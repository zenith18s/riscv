==> flow/design.v <==
`timescale 1 ns / 1 ps
module internal_registers (reset,clk,en_reg,rD,rA,rB,regD_wr,regD,regA,regB);
input reset,clk,en_reg,regD_wr;
input [2:0] rD;  
input [2:0] rA,rB;  
input [15:0] regD;
output reg [15:0] regA;
output reg [15:0] regB;
reg [15:0] int_reg [7:0]; 
always @(posedge clk or posedge reset)
begin
	if (reset == 1)
	begin
		int_reg[0] <= 16'b0;
		int_reg[1] <= 16'b0;
		int_reg[2] <= 16'b0;
		int_reg[3] <= 16'b0;
		int_reg[4] <= 16'b0;
		int_reg[5] <= 16'b0;
		int_reg[6] <= 16'b0;
		int_reg[7] <= 16'b0;
	end
	else
	begin
		if (regD_wr == 1)  
		begin
			case (rD)
				3'b000 : int_reg[0] <= regD;
				3'b001 : int_reg[1] <= regD;
				3'b010 : int_reg[2] <= regD;
				3'b011 : int_reg[3] <= regD;
				3'b100 : int_reg[4] <= regD;
				3'b101 : int_reg[5] <= regD;
				3'b110 : int_reg[6] <= regD;
				3'b111 : int_reg[7] <= regD;
			endcase
		end
		if (en_reg == 1 && regD_wr == 0)  
		begin
			case (rA)
				3'b000 : regA <= int_reg[0]; 
				3'b001 : regA <= int_reg[1];
				3'b010 : regA <= int_reg[2];
				3'b011 : regA <= int_reg[3];
				3'b100 : regA <= int_reg[4];
				3'b101 : regA <= int_reg[5];
				3'b110 : regA <= int_reg[6];
				3'b111 : regA <= int_reg[7];
			endcase
			case (rB)
				3'b000 : regB <= int_reg[0]; 
				3'b001 : regB <= int_reg[1];
				3'b010 : regB <= int_reg[2];
				3'b011 : regB <= int_reg[3];
				3'b100 : regB <= int_reg[4];
				3'b101 : regB <= int_reg[5];
				3'b110 : regB <= int_reg[6];
				3'b111 : regB <= int_reg[7];
			endcase
		end
	end
end
endmodule
# From RTL to reports: internal_registers
# The steps from the RTL of internal_registers to its reports follow in flow order.
# Lines are those of the file above, counted from 1.
# Library cell names are shortened.
# A cell with -- has no value.
[design]
design = "internal_registers"
clk_port = "clk"
cell_library = "sky130hd"
pvt_corner = "tt_025C_1v80"

# Elaborated design
# Source: Yosys, flattened and elaborated. Widths are those after wreduce. Registers that Yosys merges into a memory's read port (data or address) are not register bits. Print and check cells do not count. Equal cells are merged and count once.
[word_totals]
input_bits = 29
reg_bits = 160
[classes]
reduce_and_logical = 13
n_eq = 21
muxes = 2
n_logic = 2
[ops]
columns = ["operator", "n"]
rows = [
  ["16-bit parallel mux with 8-bit select", 2],
  ["3-bit equality test (second input constant)", 12],
  ["2-bit AND reduction", 9],
  ["3-bit by 2-bit equality test with 1-bit output (second input constant)", 6],
  ["3-bit by 1-bit equality test with 1-bit output (second input constant)", 3],
  ["3-bit zero test", 3],
  ["1-bit NOT", 2],
  ["1-bit logical AND", 1],
]

# Longest topological paths
# Yosys ltp: most cells in a row. Word level: on the elaborated netlist, between registers, memories and ports. Mapped: between sequential cells and ports; inverters and the memories' decode and read muxes count.
[logic_depth]
word_depth = 3
abc_area = 0
mapped_depth = 7

# Mapped cells and area
# The flow's flattened synthesis, as Yosys stat reports it; memories are mapped. The netlist is that of the ABC_AREA named above (0 if unset); the other value can give another one.
# Totals and module areas in this step are rounded.
[synth_totals]
sequential_area_um2 = 4160
mapped_area_um2 = 8000
ff_cells = 160
mapped_cells = 644
buf_cells = 51
[by_type]
columns = ["cell_type", "n", "area_total_um2"]
rows = [
  ["dfrtp_1", 128, 3.2E+03],
  ["mux2_2", 119, 1.34E+03],
  ["edfxtp_1", 32, 960.922],
  ["mux2i_1", 35, 350.336],
  ["a221oi_1", 38, 332.819],
  ["nor2_1", 46, 172.666],
  ["nand2_1", 40, 150.144],
  ["mux2_4", 8, 120.115],
  ["o21ai_0", 24, 120.115],
  ["a22o_1", 13, 113.859],
  ["o22a_1", 12, 105.101],
  ["buf_2", 20, 100.096],
  ["mux2_1", 8, 90.086],
  ["inv_1", 19, 71.318],
  ["buf_6", 6, 67.565],
  ["mux4_2", 3, 67.565],
  ["a21oi_1", 12, 60.058],
  ["clkbuf_1", 16, 60.058],
]
# Not listed: further types 22, cells in them 65.

# Timing after synthesis
# OpenSTA on the mapped netlist: ideal clock, no wires. The path of least setup slack (recovery checks aside). Input and output delay are each 20% of the period. Register names are those of the netlist, which keeps one name where synthesis merged equal registers.
[synth_path]
path_type = "in2reg"
from = "input port regD_wr"
to = "register regA[0]"
n_path_buf = 1
in_delay_ps = 1038
stages = 2
setup_ps = 468
delay_ps = 3034
setup_slack_ps = 1118
arrival_ps = 3604
t_required_ps = 4722
period_ps = 5190
synth_period_reached_ps = 4072
# "delay_ps" = arrival - input delay + setup time.
# "stages" counts driving pins, that of a launching flip-flop among them; a cell with two outputs on the path counts twice.
# "synth_period_reached_ps" = period - worst setup slack (recovery checks aside). The figure is calculated, with input and output delays left at 20% of the set period.
# The rows between start and end are the longest chain of elaborated cells between them; the timing report does not say that the signal goes this way. Where chains are equally long, one stands for them.
# A line is the first line of the expression or statement that the cell stems from. Yosys adds cells for indexed reads and writes and turns some case tables into memories.
# A register here has more assigning lines than the two given.
[synth_via]
cell_sequence = "buf_4 > nor3b_1"
elab_chain_cells = 3
cells_between = 3
lines_between = 1
cone_classes = "logic: 1; reduce/logical: 2"
[synth_lines]
columns = ["item", "line", "source"]
rows = [
  ["from (decl)", 3, "input reset,clk,en_reg,regD_wr;"],
  ["1-bit NOT", 38, "if (en_reg == 1 && regD_wr == 0)"],
  ["1-bit logical AND", 38, ""],
  ["2-bit AND reduction", "--", ""],
  ["to (assign)", 41, "3'b000 : regA <= int_reg[0];"],
  ["to (assign)", 42, "3'b001 : regA <= int_reg[1];"],
  ["to (decl)", 7, "output reg [15:0] regA;"],
]

# Path in the finished layout
# Path of least setup slack in the final report of flow run A (OpenROAD, finished layout, wires in). Where an end is a register, its clock arrival counts in the times.
# The path's times are printed in steps of 10 ps; the period is the one set.
[layout_path]
path_type = "in2reg"
from = "input port rA[1]"
to = "register regA[8]"
t_required_ps = 7110
n_path_buf = 3
stages = 7
in_delay_ps = 1390
setup_slack_ps = 3570
setup_ps = 250
period_ps = 6930
arrival_ps = 3540
# The rows between start and end are the longest chain of elaborated cells between them; the timing report does not say that the signal goes this way. Where chains are equally long, one stands for them.
# A register here has more assigning lines than the two given.
[layout_via]
cell_sequence = "clkdlybuf4s50_1 > buf_4 > clkinv_1 > buf_16 > a221oi_1 > a31oi_1 > o22a_1"
elab_chain_cells = 2
cells_between = 9
lines_between = 1
cone_classes = "eq/ne: 7; mux: 1; reduce/logical: 1"
[layout_lines]
columns = ["item", "line", "source"]
rows = [
  ["from (decl)", 5, "input [2:0] rA,rB;"],
  ["3-bit equality test", 40, "case (rA)"],
  ["16-bit parallel mux with 8-bit select", 40, ""],
  ["to (assign)", 41, "3'b000 : regA <= int_reg[0];"],
  ["to (assign)", 42, "3'b001 : regA <= int_reg[1];"],
  ["to (decl)", 7, "output reg [15:0] regA;"],
]

# Settings and measured results of 2 stored flow runs for module internal_registers (sky130hd), not sorted in any way. The constraints put input and output delay at 20% of the set period each and load the outputs with 0.01 pF.
# "period_less_ws_ps" = clock period - worst setup slack. The figure is calculated, with input and output delays left at 20% of the set period.
# "worst_setup_path_time_ps" means the part of the period allowed to the worst setup path (the constraints hold back 20% at inputs and 20% at outputs) less its slack; where the path has registers, the arrival times of their clocks count too.
# "power.total_mw": no workload was simulated; the value follows from the tool's default switching activity.
# "worst_setup_path_time_ps" is known to 10 ps.
# Measured values are rounded.

[[run]]
name = "flow run A"
[run.settings]
period_ns = 6.93
CAP_MARGIN = 20
CORE_MARGIN = 2
CORE_UTILIZATION = 40
SLEW_MARGIN = 20
[run.results]
fin_tns_ps = 0
yosys.chip_area_um2 = 8000
worst_setup_path_time_ps = 1970
critical_path_type = "in2reg"
post_route_stdcell_area_um2 = 9330
final_die_area_um2 = 21100
layout_utilization_frac = 0.478
period_less_ws_ps = 3359
hold_worst_slack_ps = 513
power.total_mw = 2.64
setup_ws_ps = 3570

[[run]]
name = "flow run B"
[run.settings]
period_ns = 7.63
CORE_UTILIZATION = 44
PLACE_DENSITY_LB_ADDON = 0.05
CORE_ASPECT_RATIO = 0.52
CELL_PAD_IN_SITES_GLOBAL_PLACEMENT = 3
TNS_END_PERCENT = 10
ABC_AREA = 1
GPL_TIMING_DRIVEN = 1
GPL_ROUTABILITY_DRIVEN = 0
CTS_CLUSTER_SIZE = 74
CTS_CLUSTER_DIAMETER = 278
CAP_MARGIN = 0
SLEW_MARGIN = 25
CORE_MARGIN = 2
[run.results]
outcome = "no final report: placement broke off with FLW-0024"
